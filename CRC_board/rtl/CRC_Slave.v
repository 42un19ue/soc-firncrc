==> flow/design.v <==
module CRC #(
	parameter	DATA_WIDTH = 32,
	parameter	CRC_WIDTH = 3,
	parameter	COUNTER_WIDTH = $clog2(DATA_WIDTH),
	parameter	LSB_DATA_WIDTH = DATA_WIDTH - CRC_WIDTH,
	parameter	POLYNOMIAL = 3'h3
)(
	input								clk,
	input								reset_n,
	input								control,
	input								enable,
	input		[DATA_WIDTH - 1 : 0]	data_in,
	output		[DATA_WIDTH - 1 : 0]	result,
	output	reg							done
);
	reg	[LSB_DATA_WIDTH - 1 : 0]		lsb_data_reg;
	reg	[COUNTER_WIDTH - 1 : 0]			count = 0;
	reg	[CRC_WIDTH - 1 : 0]				polynomial = POLYNOMIAL;
	reg									status;
	reg	[CRC_WIDTH - 1 : 0]				crc_result;
	wire								clear_count;
	always @(posedge clk, negedge reset_n) begin
		if(~reset_n) 
			status <= 1'b0;
		else if(clear_count) 
			status <= 1'b0;
		else if(~control & enable)
			status <= 1'b1;
	end
	always @(posedge clk) begin
		if(~control & enable)
			lsb_data_reg <= data_in[LSB_DATA_WIDTH - 1 : 0];
		else if (status & control) 
			lsb_data_reg <= lsb_data_reg << 1'b1;
		else
			lsb_data_reg <= lsb_data_reg;
	end
	assign	clear_count = count == (DATA_WIDTH - 1); 
	always @(posedge clk, negedge reset_n) begin
		if(~reset_n)
			count <= {COUNTER_WIDTH{1'b0}};
		else if(clear_count)
			count <= {COUNTER_WIDTH{1'b0}};
		else if(status & control)
			count <= count + 1'b1;
		else
			count <= count;
	end
	always @(posedge clk, negedge reset_n) begin
		if(~reset_n)
			done <= 1'b0;
		else if(~status & control)
			done <= 1'b1;
		else 
			done <= done;
	end
	always@ (posedge clk, negedge reset_n) begin
		if(~reset_n)
			crc_result <= {CRC_WIDTH{1'b0}};
		else if(~control & enable)
			crc_result <= data_in[DATA_WIDTH - 1 : DATA_WIDTH - CRC_WIDTH];
		else if(status & control) begin
			if(crc_result[CRC_WIDTH - 1]) 
				crc_result <= {crc_result[CRC_WIDTH - 2 : 0], lsb_data_reg[LSB_DATA_WIDTH - 1]} ^ polynomial;
			else
				crc_result <= {crc_result[CRC_WIDTH - 2 : 0], lsb_data_reg[LSB_DATA_WIDTH - 1]};
		end else
			crc_result <= crc_result;
	end
	assign	result = done ? {{(DATA_WIDTH - CRC_WIDTH){1'b0}},crc_result} : {DATA_WIDTH{1'b0}};
endmodule
module CRC_Slave#(
	parameter	DATA_WIDTH = 32,
	parameter	POLYNOMIAL = 3'h3,
	parameter	CRC_WIDTH = 3,
	parameter 	REFLECTED_INPUT = 0,	 
	parameter 	REFLECTED_OUTPUT = 0,	 
	parameter 	XOR_OUTPUT = 32'h0
)(
	input								clk,
	input								reset_n,
	input								write,
	input								read,
	input								cs,
	input		[DATA_WIDTH - 1 : 0]	write_data,
	input		[1:0]					addr,
	output	reg	[DATA_WIDTH - 1 : 0]	read_data
);
 	wire		[DATA_WIDTH - 1 : 0]	data_in_reg;
	reg			[DATA_WIDTH - 1 : 0]	data_in_reg_handled;
	wire		[CRC_WIDTH - 1 : 0]		data_out_raw;	
	wire		[DATA_WIDTH - 1 : 0]	data_out_temp;	
	reg									control;
	reg			[DATA_WIDTH - 1 : 0]	data_out_temp_1;	
	reg									done;
	wire								read_data_valid;
	always @(posedge clk, negedge reset_n) begin
		if(~reset_n) begin
			read_data <= 32'd0;
			data_in_reg_handled <= 32'd0;
		end else begin
			if(cs & write) begin
				case (addr)
					2'd0: data_in_reg_handled <= {{data_in_reg[DATA_WIDTH - 1 : DATA_WIDTH - CRC_WIDTH]}, {data_in_reg[DATA_WIDTH - CRC_WIDTH - 1 : 0]}};
					2'd1: control <= write_data[0];
				endcase
			end
			if(done)
					data_out_temp_1 <= {{(DATA_WIDTH - CRC_WIDTH){1'b0}},(data_out_raw ^ XOR_OUTPUT[CRC_WIDTH - 1 : 0])} ;
			if(cs & read) begin
				case (addr)
					2'd0: read_data <= 32'd15;
					2'd1: read_data <= data_out_temp_1;
					2'd2: read_data[0] <= done;
				endcase
			end
		end
	end
	genvar i;
	generate if(REFLECTED_INPUT == 1) begin	
		for(i = 0; i < (DATA_WIDTH/8); i = i + 1) 
		begin: input_reflection
			assign	data_in_reg[i*8 + 0] = write_data[i*8 + 7];
			assign	data_in_reg[i*8 + 1] = write_data[i*8 + 6];
			assign	data_in_reg[i*8 + 2] = write_data[i*8 + 5];
			assign	data_in_reg[i*8 + 3] = write_data[i*8 + 4];
			assign	data_in_reg[i*8 + 4] = write_data[i*8 + 3];
			assign	data_in_reg[i*8 + 5] = write_data[i*8 + 2];
			assign	data_in_reg[i*8 + 6] = write_data[i*8 + 1];
			assign	data_in_reg[i*8 + 7] = write_data[i*8 + 0];
		end
	end
	else	assign	data_in_reg = write_data;
	endgenerate
	genvar j;
	generate if((REFLECTED_OUTPUT == 1)) begin	
		for(j = 0; j < CRC_WIDTH; j = j + 1) 
		begin: output_reflection
			assign	data_out_raw[j] = data_out_temp[CRC_WIDTH - 1 - j];
		end
	end
	else	assign	data_out_raw = data_out_temp[CRC_WIDTH - 1 : 0];
	endgenerate
	always @(posedge clk) begin
		if(~reset_n | ~control)
			done <= 1'b0;
		else if(read_data_valid) 
			done <= 1'b1;
		else
			done <= done;
	end
	CRC m0(
	.clk(clk),
	.control(control),
	.reset_n(reset_n),
	.data_in(data_in_reg_handled),
	.enable(write),
	.result(data_out_temp),
	.done(read_data_valid)
	);
	defparam m0.CRC_WIDTH = CRC_WIDTH;
	defparam m0.POLYNOMIAL = POLYNOMIAL; 
endmodule
Reports on CRC_Slave
The steps from the RTL of CRC_Slave to its reports follow in flow order.
Lines are those of the file above, counted from 1.
Library cell names are shortened.
The mark -- stands for no value.

set-up
  top = CRC_Slave
  clock port = clk
  library = sky130hd
  timing corner = tt_025C_1v80

Word-level counts
Source: Yosys, flattened and elaborated, memories not mapped. Widths are those after wreduce. Registers that Yosys merges into a memory's read port (data or address) are not register bits. Print and check cells do not count. Equal cells are merged and count once.

operators by class
  bitwise gates (word level) = 10
  reductions and logical operators = 11
  add/sub/neg operators = 1
  multiplexer cells = 11
  equal/unequal tests = 3

operators by type and width
  cell                                                              count
  31-bit case mux with 2-bit select                                 1
  29-bit 2-to-1 mux                                                 2
  5-bit 2-to-1 mux                                                  2
  2-bit AND reduction                                               4
  2-bit nonzero test                                                4
  3-bit 2-to-1 mux                                                  2
  1-bit AND                                                         5
  5-bit by 1-bit adder with 5-bit output (second input constant)    1
  5-bit == test (second input constant)                             1
  1-bit NOT                                                         3
  3-bit AND reduction                                               1
  3-bit nonzero test                                                1
  1-bit case mux with 3-bit select                                  1
  2-bit by 1-bit == test with 1-bit output (second input constant)  1
  2-bit == test (second input constant)                             1
  2-bit NOT                                                         1
  2-bit logical NOT                                                 1
  2-bit 2-to-1 mux                                                  1
  1-bit 2-to-1 mux                                                  2
  1-bit bitwise OR                                                  1

storage and ports
  output and inout bits = 32
  elaborated cells = 47
  flip-flop bits (word level) = 108
  input bits = 39

Logic depth
Yosys ltp: most cells in a row. Word level: on the elaborated netlist, between registers, memories and ports. Mapped: between sequential cells and ports; inverters and the memories' decode and read muxes count.

depth
  depth in word-level cells = 4
  ABC_AREA = 0
  mapped depth = 6
  mapped depth without buffers = 6

Synthesis result
Yosys stat after the flow's synthesis: flattened, memories mapped to cells. It holds for the ABC_AREA given above (unset counts as 0); a run with the other value may have another netlist.

cell types
  cell type  count
  dfrtp_1    46
  edfxtp_1   33
  mux2_2     59
  buf_4      28
  ha_1       8
  buf_6      4
  mux2_1     3
  and2_1     5
  a221o_1    3
  nor2b_1    4
  dfxtp_1    1
  xnor2_1    2
  a21o_1     2
  a21oi_1    3
  a22oi_1    2
  buf_2      3
  inv_1      4
  nand2_1    4

Other cell types: 15; their cells: 22.

mapped netlist
  sequential area = 2,162.1 um^2
  standard cells after synthesis = 236
  flip-flops = 80
  mapped area = 3,552.2 um^2

The figures by module come from a second, unflattened synthesis with its own total; it is not the netlist above.

second synthesis, totals
  cell total of the unflattened synthesis = 266
  area total of the unflattened synthesis = 4,021.4 um^2

Each row is one instance without its submodules.

by module
  module     area (um^2)  seq. area (um^2)  times used  cells
  CRC        2,067.0      1,121.1           1           140
  CRC_Slave  1,954.4      1,041.0           1           126

Worst setup path after synthesis
Path of least setup slack by OpenSTA after synthesis, without wires, with an ideal clock, recovery checks aside; 20% of the period is set as input and as output delay. Where synthesis merged equal registers, the netlist keeps one of their names.

path after synthesis
  kind = input-to-reg
  start point = in write
  end point = reg m0.lsb_data_reg[0]
  arrival time = 1.526 ns
  buffers on the path = 1
  clock period = 2.89 ns
  path delay = 1.332 ns
  path slack = 0.980 ns
  stages = 4
  time at the first pin = 0.578 ns
  synthesis period reached = 1.91 ns

"path delay" = arrival - input delay + setup time.
"stages": output pins that drive a net of the path, with the launching flip-flop's if there is one; two outputs of one cell count as two.
"synthesis period reached" is the clock period less the worst setup slack; recovery checks do not enter. This is arithmetic on one report: input and output delays are still those of the set period (20% each).
The rows between start and end are the longest chain of elaborated cells between them; the timing report does not say that the signal goes this way. Where chains are equally long, one stands for them.
Each line given opens the expression or statement behind the cell; cells for indexed reads and writes are added by Yosys, which also makes memories of some case tables.
A register here has more assigning lines than the two given.
The path ends at the enable pin of a flip-flop; only ways to that pin are counted.

on the way, after synthesis
  path through = nor2b_1 -> buf_6 -> a21oi_1 -> inv_1
  length of the longest elaborated chain = 2
  elaborated cells between the ends (all ways) = 2
  those cells by class = logic (1); reduce/logical (1)

RTL lines, path after synthesis
  what                RTL line  RTL
  start, declared     82        input write,
  1-bit AND           31        if(~control & enable)
  2-bit nonzero test  --
  end, assigned       32        lsb_data_reg <= data_in[LSB_DATA_WIDTH - 1 : 0];
  end, assigned       34        lsb_data_reg <= lsb_data_reg << 1'b1;
  end, declared       16        reg [LSB_DATA_WIDTH - 1 : 0] lsb_data_reg;

Timing after layout
From the final timing report of record 1: the path of least setup slack in the routed layout; clock arrival at registers is part of the times.

path after layout
  kind = reg-to-reg
  start point = reg m0.count[0]
  end point = reg m0.count[4]
  time at the first pin = 0.33 ns
  stages = 6
  buffers on the path = 0
  path slack = 0.10 ns
  clock period = 1.83 ns
  arrival time = 1.95 ns

The rows between start and end are the longest chain of elaborated cells between them; the timing report does not say that the signal goes this way. Where chains are equally long, one stands for them.
A register here has more assigning lines than the two given.

on the way, after layout
  path through = dfrtp_1 -> ha_1 -> and3_1 -> ha_2 -> a21oi_4 -> mux2_2
  length of the longest elaborated chain = 3
  elaborated cells between the ends (all ways) = 5
  those cells by class = add/sub (1); eq/ne (1); mux (2); reduce/logical (1)

RTL lines, path after layout
  what                                    RTL line  RTL
  start, declared                         17        reg [COUNTER_WIDTH - 1 : 0] count = 0;
  start, assigned                         45        count <= count + 1'b1;
  start, assigned                         47        count <= count;
  5-bit by 1-bit adder with 5-bit output  45
  5-bit 2-to-1 mux                        44        else if(status & control)
  5-bit 2-to-1 mux                        42        else if(clear_count)
  end, assigned                           45
  end, assigned                           47
  end, declared                           17

Lab notebook: CRC_Slave

Module CRC_Slave, platform sky130hd: 2 stored runs of the flow (Yosys, OpenROAD) with differing settings, in no particular order. Input and output delays are each 20% of the period that was set; the output load is 0.01 pF.
"achieved clock period" means the clock period less the worst setup slack. The figure is calculated, with input and output delays left at 20% of the set period.
By "power" is meant OpenSTA's value without simulated activity: inputs other than the clock are taken to toggle once in ten clock periods, and the tool carries that through the logic.

Record 1
==> flow/run.sh <==
#!/bin/bash
# the make line also repeats the synthesis and layout settings of config.mk as NAME=value (left out here)
make -C /OpenROAD-flow-scripts/flow DESIGN_CONFIG=/design/flow/config.mk WORK_HOME=/design/flow/orfs CLKGATE_MAP_FILE= finish
==> flow/config.mk <==
export PLATFORM = sky130hd
export DESIGN_NAME = CRC_Slave
export DESIGN_NICKNAME = CRC_Slave
export VERILOG_FILES = /design/flow/design.v
export SDC_FILE = /design/flow/constraint.sdc
export NUM_CORES = 4
export LEC_CHECK = 0
export CAP_MARGIN = 20
export CORE_MARGIN = 8
export CORE_UTILIZATION = 38
export CTS_CLUSTER_SIZE = 81
export GPL_ROUTABILITY_DRIVEN = 0
export GPL_TIMING_DRIVEN = 0
export PLACE_DENSITY_LB_ADDON = 0.11
export SLEW_MARGIN = 20
==> flow/constraint.sdc <==
create_clock -name core_clock -period 1.83 [get_ports {clk}]
set_input_delay 0.3660 -clock core_clock [delete_from_list [all_inputs] [get_ports {clk}]]
set_output_delay 0.3660 -clock core_clock [all_outputs]
set_load 0.01 [all_outputs]

==> results of record 1 <==
chip area after synthesis (Yosys): 3,552.2 um^2
die area: 12,697.9 um^2
utilization: 48.7%
worst setup slack after layout: 0.099 ns
power: 4,688 µW
achieved clock period: 1.731 ns

Record 2
==> flow/run.sh <==
#!/bin/bash
# the make line also repeats the synthesis and layout settings of config.mk as NAME=value (left out here)
make -C /OpenROAD-flow-scripts/flow DESIGN_CONFIG=/design/flow/config.mk WORK_HOME=/design/flow/orfs CLKGATE_MAP_FILE= finish
==> flow/config.mk <==
export PLATFORM = sky130hd
export DESIGN_NAME = CRC_Slave
export DESIGN_NICKNAME = CRC_Slave
export VERILOG_FILES = /design/flow/design.v
export SDC_FILE = /design/flow/constraint.sdc
export NUM_CORES = 4
export LEC_CHECK = 0
export CAP_MARGIN = 20
export CORE_MARGIN = 2
export CORE_UTILIZATION = 40
export SLEW_MARGIN = 20
==> flow/constraint.sdc <==
create_clock -name core_clock -period 2.43 [get_ports {clk}]
set_input_delay 0.4860 -clock core_clock [delete_from_list [all_inputs] [get_ports {clk}]]
set_output_delay 0.4860 -clock core_clock [all_outputs]
set_load 0.01 [all_outputs]

==> results of record 2 <==
chip area after synthesis (Yosys): 3,552.2 um^2
die area: 9,650.1 um^2
utilization: 48.5%
worst setup slack after layout: 0.427 ns
power: 3,474 µW
achieved clock period: 2.003 ns
